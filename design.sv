==> flow/design.v <==
`timescale 1ns / 1ps
module CU (clk,rst, instr, result2, operand1, operand2, offset, opcode, sel1, sel3,w_r);
    parameter DATA_WIDTH = 8;  
    parameter ADDR_BITS = 5;  
    parameter INSTR_WIDTH =20; 
    input clk,rst;
    input [INSTR_WIDTH-1:0]instr;
    input [DATA_WIDTH-1:0] result2;
    output reg [DATA_WIDTH-1:0] operand1;
    output reg [DATA_WIDTH-1:0] operand2;
    output reg [DATA_WIDTH-1:0] offset;
    output reg [3:0] opcode;
    output reg sel1, sel3, w_r;
    reg [DATA_WIDTH-1:0] regfile [0:3];
    reg [INSTR_WIDTH-1:0]instruction;
    parameter RESET = 4'b0000;
    parameter DECODE = 4'b0001;
    parameter EXECUTE = 4'b0010;
    parameter MEM_ACCESS = 4'b0100;
    parameter WRITE_BACK = 4'b1000;
    reg [3:0] state = RESET;
    always @(posedge clk) begin
        instruction = instr;
        case (state)
            RESET : begin  
                if (instruction[19:18] == 2'b00)  begin
                    state = RESET; 
                    end else begin
                    state = DECODE;  
                    end
                regfile[0]<= 8'd0;
                regfile[1]<= 8'd1;
                regfile[2]<= 8'd2;
                regfile[3]<= 8'd3;
                operand1 <= #(DATA_WIDTH)'d0;
                operand2 <= #(DATA_WIDTH)'d0;
                offset <= #(DATA_WIDTH)'d0;
                opcode <= 4'b1111;
                sel1 <= 0;
                sel3 <= 0;
                w_r <= 0;
            end
            DECODE : begin  
                state = EXECUTE;  
                if (instruction[19:18] == 2'b1) begin  
                    operand1 <= regfile[instruction[15:14]];  
                    operand2 <= regfile[instruction[13:12]];  
                    offset <= instruction[11:4];
                    opcode <= instruction[3:0];
                   sel1 <= 1;
                    sel3 <= 0;
                    w_r <= 0;
                end else if (instruction[19:18] == 2'b10) begin  
                    operand1 <= regfile[instruction[15:14]];  
                    operand2 <= regfile[instruction[17:16]];  
                    offset <= instruction[11:4];
                    opcode <= instruction[3:0];
                    sel1 <= 0;  
                    sel3 <= 1;  
                    w_r <= 0;
                end else if (instruction[19:18] == 2'b11) begin  
                    operand1 <= regfile[instruction[15:14]];  
                    operand2 <= regfile[instruction[17:16]];  
                    offset <= instruction[11:4];
                    opcode <= instruction[3:0];
                    sel1 <= 1;  
                    sel3 <= 1;  
                    w_r <= 1;
                end
            end
            EXECUTE: begin  
                state = MEM_ACCESS;  
                if (instruction[19:18] == 2'b01) begin  
                    state = WRITE_BACK;
                    operand1 <= regfile[instruction[15:14]];  
                    operand2 <= regfile[instruction[13:12]];  
                    offset <= instruction[11:4];
                    opcode <= instruction[3:0];
                    sel1 <= 1;
                    sel3 <= 0;
                    w_r <= 0;
                end else if (instruction[19:18] == 2'b10) begin  
                    operand1 <= regfile[instruction[15:14]];  
                    operand2 <= regfile[instruction[17:16]];  
                    offset <= instruction[11:4];
                    opcode <= instruction[3:0];
                    sel1 <= 0;  
                    sel3 <= 1;  
                    w_r <= 0;
                end else if (instruction[19:18] == 2'b11) begin  
                    operand1 <= regfile[instruction[15:14]];  
                    operand2 <= regfile[instruction[17:16]];  
                    offset <= instruction[11:4];
                    opcode <= instruction[3:0];
                    sel1 <= 1;  
                    sel3 <= 1;  
                    w_r <= 1;
                end
            end
            MEM_ACCESS: begin  
                state = WRITE_BACK;  
                if (instruction[19:18] == 2'b10) begin  
                    operand1 <= regfile[instruction[15:14]];  
                    operand2 <= regfile[instruction[17:16]];  
                    offset <= instruction[11:4];
                    opcode <= instruction[3:0];
                    sel1 <= 0;  
                    sel3 <= 1;  
                    w_r <= 0;
                end else if (instruction[19:18] == 2'b11) begin  
                    state = DECODE;
                    operand1 <= regfile[instruction[15:14]];  
                    operand2 <= regfile[instruction[17:16]];  
                    offset <= instruction[11:4];
                    opcode <= instruction[3:0];
                    sel1 <= 1;  
                    sel3 <= 1;  
                    w_r <= 1;
                end
            end
            WRITE_BACK: begin  
                state = DECODE;  
                if (instruction[19:18] == 2'b01) begin  
                    regfile[instruction[17:16]] <= result2;  
                    operand1 <= regfile[instruction[15:14]];  
                    operand2 <= regfile[instruction[13:12]];  
                    offset <= instruction[11:4];
                    opcode <= instruction[3:0];
                    sel1 <= 1;
                    sel3 <= 0;
                    w_r <= 0;
                end else if (instruction[19:18] == 2'b11) begin  
                    state = DECODE; 
                end else if (instruction[19:18] == 2'b10) begin  
                    regfile[instruction[17:16]] <= result2;  
                    operand1 <= regfile[instruction[15:14]];  
                    operand2 <= regfile[instruction[17:16]];  
                    offset <= instruction[11:4];
                    opcode <= instruction[3:0];
                    sel1 <= 0;  
                    sel3 <= 1;  
                    w_r <= 0;
                end
            end
            default:  
            state = RESET;  
        endcase
    end
endmodule
Step by step through the tools: CU
The steps from the RTL of CU to its reports follow in flow order. Lines are those of the file above, counted from 1. Cell names lack the library's common part. The mark -- stands for no value.

Design top: CU. Clock port: clk. Cell library: sky130hd. Library corner: tt_025C_1v80.

Elaborated design
Source: Yosys, flattened and elaborated, memories not mapped. Widths are those after wreduce. Registers that Yosys merges into a memory's read port (data or address) are not register bits. Print and check cells do not count. Equal cells are merged and count once. Yosys's memory passes give these memory sizes; they may raise the number of words (mostly to a power of two), join words into wider ones and drop unused or constant bits.

Register bits: 35. Under bits in writable memories stands 32. Under memories stands 1. For bits of input ports the number is 30. Under output and inout port bits stands 31. The entry for elaborated cells reads 94.

The entry for equal/unequal tests reads 9. Multiplexer cells: 69. The entry for bitwise logic cells reads 1. The entry for reductions and logical operators reads 6.

Memories: regfile (words 4, width 8, line 14) `reg [DATA_WIDTH-1:0] regfile [0:3];`.

Operator list (count): 2-to-1 mux 8 bit (26); case mux 8 bit (select 4 bit) (3); 2-to-1 mux 4 bit (9); 2-to-1 mux 1 bit (25); case mux 4 bit (select 5 bit) (1); case mux 4 bit (select 4 bit) (1); case mux 1 bit (select 4 bit) (3); OR reduction 8 bit (1); inequality test 3 bit with constant B (2); nonzero test 5 bit (1); equality test 2 bit with constant B (2); equality test 4 x 1 -> 1 bit with constant B (1); equality test 4 x 2 -> 1 bit with constant B (1); equality test 4 x 3 -> 1 bit with constant B (1); equality test 4 bit with constant B (1); zero test 4 bit (1); AND reduction 3 bit (1); equality test 2 x 1 -> 1 bit with constant B (1); zero test 2 bit (1); OR reduction 2 bit (1); 2-to-1 mux 2 bit (1); bitwise OR 1 bit (1).

Logic depth
Depth = most cells in a row (Yosys ltp): at word level without a register or memory, in the mapped netlist without a sequential cell, where the memories' decode and read muxes count.

Under depth after elaboration stands 8. Under ABC_AREA stands 1. The figure for mapped depth is 12. Under depth with buffers taken out stands 12.

Mapped cells and area
Yosys stat after the flow's synthesis: flattened, memories mapped to cells. It holds for the ABC_AREA given above (unset counts as 0); a run with the other value may have another netlist.

For standard cells after synthesis the number is 402. The figure for synthesis area is 3601.0 um2. Under sequential area stands 1971.9 um2. The figure for flip-flops is 67. For buffers the number is 8.

Cell types: edfxtp_1 (count 63, total area 1.89E+03 um2); nand2_1 (count 75, total area 281.52 um2); inv_1 (count 63, total area 236.477 um2); nand3_1 (count 42, total area 210.202 um2); a21oi_1 (count 37, total area 185.178 um2); nor2_1 (count 36, total area 135.13 um2); o21ai_0 (count 25, total area 125.12 um2); dfxtp_1 (count 4, total area 80.077 um2); ha_1 (count 6, total area 75.072 um2); a21o_1 (count 8, total area 60.058 um2); nand2_2 (count 9, total area 56.304 um2); nand2_4 (count 4, total area 45.043 um2); nand3_2 (count 4, total area 40.038 um2); nor2_2 (count 4, total area 25.024 um2); nor2_8 (count 1, total area 20.019 um2); inv_2 (count 5, total area 18.768 um2); buf_8 (count 1, total area 15.014 um2); clkbuf_1 (count 4, total area 15.014 um2).

Other cell types: 10; their cells: 11.

Timing after synthesis
Path of least setup slack by OpenSTA after synthesis, without wires, with an ideal clock, recovery checks aside; 20% of the period is set as input and as output delay. Where synthesis merged equal registers, the netlist keeps one of their names.

Kind: in2reg. From: in instr[19]. To: reg offset[0]. The figure for period is 4510 ps. Input delay: 902 ps. For setup time the number is 471 ps. Under launch time at the first pin stands 902 ps. The figure for data arrival time is 3619 ps. For data required time the number is 4039 ps. For setup slack the number is 420 ps. The entry for path delay reads 3188 ps. Stages: 4. Path buffers: 0. Under synthesis period reached stands 4090 ps.

"path delay" is the arrival time less input delay plus setup time. "stages" counts driving pins, that of a launching flip-flop among them; a cell with two outputs on the path counts twice. "synthesis period reached" = period - worst setup slack (recovery checks aside). The figure is calculated, with input and output delays left at 20% of the set period. The rows between start and end are the longest chain of elaborated cells between them; the timing report does not say that the signal goes this way. Where chains are equally long, one stands for them. A line is the first line of the expression or statement that the cell stems from. Yosys adds cells for indexed reads and writes and turns some case tables into memories. A register here has more assigning lines than the two given. Only ways into the end's enable, where the timed path ends, are counted here.

Path through: inv_1 > ha_1 > nor2_1 > a221oi_1. For cells in the longest elaborated chain the number is 3. The entry for elaborated cells on any way between the ends reads 6. Classes of those cells: 5 x eq/ne; 1 x reduce/logical.

Ends and longest elaborated chain, after synthesis: from (decl) (line 7) `input [INSTR_WIDTH-1:0]instr;`; equality test 2 x 1 -> 1 bit (line 123) `if (instruction[19:18] == 2'b01) begin`; inequality test 3 bit; AND reduction 3 bit; to (assign) (line 114) `offset <= instruction[11:4];`; to (assign) (line 127) `offset <= instruction[11:4];`; to (decl) (line 11) `output reg [DATA_WIDTH-1:0] offset;`.

Path in the finished layout
Path of least setup slack in the final report of stored run 1 (OpenROAD, finished layout, wires in). Where an end is a register, its clock arrival counts in the times. The report prints the path's times to 10 ps; the period is as set.

Kind: in2reg. From: in instr[19]. To: mem regfile[3][4]. The figure for period is 5790 ps. Input delay: 1160 ps. For setup time the number is 290 ps. Under launch time at the first pin stands 1160 ps. The figure for data arrival time is 3760 ps. For data required time the number is 5850 ps. For setup slack the number is 2090 ps. Stages: 7. Path buffers: 2.

The rows between start and end are the longest chain of elaborated cells between them; the timing report does not say that the signal goes this way. Where chains are equally long, one stands for them. Only ways into the end's enable, where the timed path ends, are counted here.

Path through: clkdlybuf4s50_1 > inv_1 > ha_1 > o21ai_2 > nor2_2 > a211oi_1 > buf_2. For cells in the longest elaborated chain the number is 8. The entry for elaborated cells on any way between the ends reads 13. Classes of those cells: 3 x eq/ne; 8 x mux; 1 x logic; 1 x reduce/logical.

Ends and longest elaborated chain, after layout: from (decl) (line 7) `input [INSTR_WIDTH-1:0]instr;`; equality test 2 bit (line 134) `end else if (instruction[19:18] == 2'b10) begin`; 2-to-1 mux 1 bit (line 134); 2-to-1 mux 1 bit (line 132) `end else if (instruction[19:18] == 2'b11) begin`; 2-to-1 mux 1 bit (line 123) `if (instruction[19:18] == 2'b01) begin`; 2-to-1 mux 1 bit (line 24) `case (state)`; bitwise OR 1 bit; OR reduction 8 bit; 2-to-1 mux 2 bit; to (decl) (line 14) `reg [DATA_WIDTH-1:0] regfile [0:3];`.

Wiki page: CU / flow data

CU through Yosys and OpenROAD on sky130hd: 2 stored runs, unordered, with their settings and measured results. The constraints put input and output delay at 20% of the set period each and load the outputs with 0.01 pF. "reached clock period": clock period set for the run, less the worst setup slack. It is reckoned from that one timing run; input and output delays stay at 20% of the period that was set. "time of the worst setup path": the worst setup path's part of the clock period (all of it between registers, 20% less for each end at a port) less its slack. A launch clock that arrives late makes it longer, a capture clock that arrives late makes it shorter. By "total power after layout" is meant OpenSTA's value without simulated activity: inputs other than the clock are taken to toggle once in ten clock periods, and the tool carries that through the logic. "time of the worst setup path" is known to 10 ps.

Stored run 1 has these settings: period_ns 5.79; CORE_UTILIZATION 65; PLACE_DENSITY_LB_ADDON 0.12; CORE_ASPECT_RATIO 0.9; TNS_END_PERCENT 90; ABC_AREA 1; GPL_ROUTABILITY_DRIVEN 0; CTS_CLUSTER_DIAMETER 367; SLEW_MARGIN 0; CAP_MARGIN 20; CORE_MARGIN 2. The area of the synthesized netlist reads 3601.0 um2. The reached clock period reads 3700 ps. The worst hold slack in the final report comes to 563 ps. The measured total power after layout is 0.002461 W. The measured std-cell area (final layout) is 4480.6 um2. The time of the worst setup path reads 2540 ps. Kind of the worst setup path: in2reg. The measured total die area is 6152.0 um2. The worst setup slack after layout comes to 2090 ps.

Stored run 2 has these settings: period_ns 4.61; CAP_MARGIN 20; CORE_MARGIN 2; CORE_UTILIZATION 40; SLEW_MARGIN 20. The area of the synthesized netlist reads 3499.6 um2. The reached clock period reads 3323 ps. The worst hold slack in the final report comes to 578 ps. The measured total power after layout is 0.002736 W. The measured std-cell area (final layout) is 4379.2 um2. The time of the worst setup path reads 2400 ps. Kind of the worst setup path: in2reg. The measured total die area is 9513.1 um2. The worst setup slack after layout comes to 1287 ps.
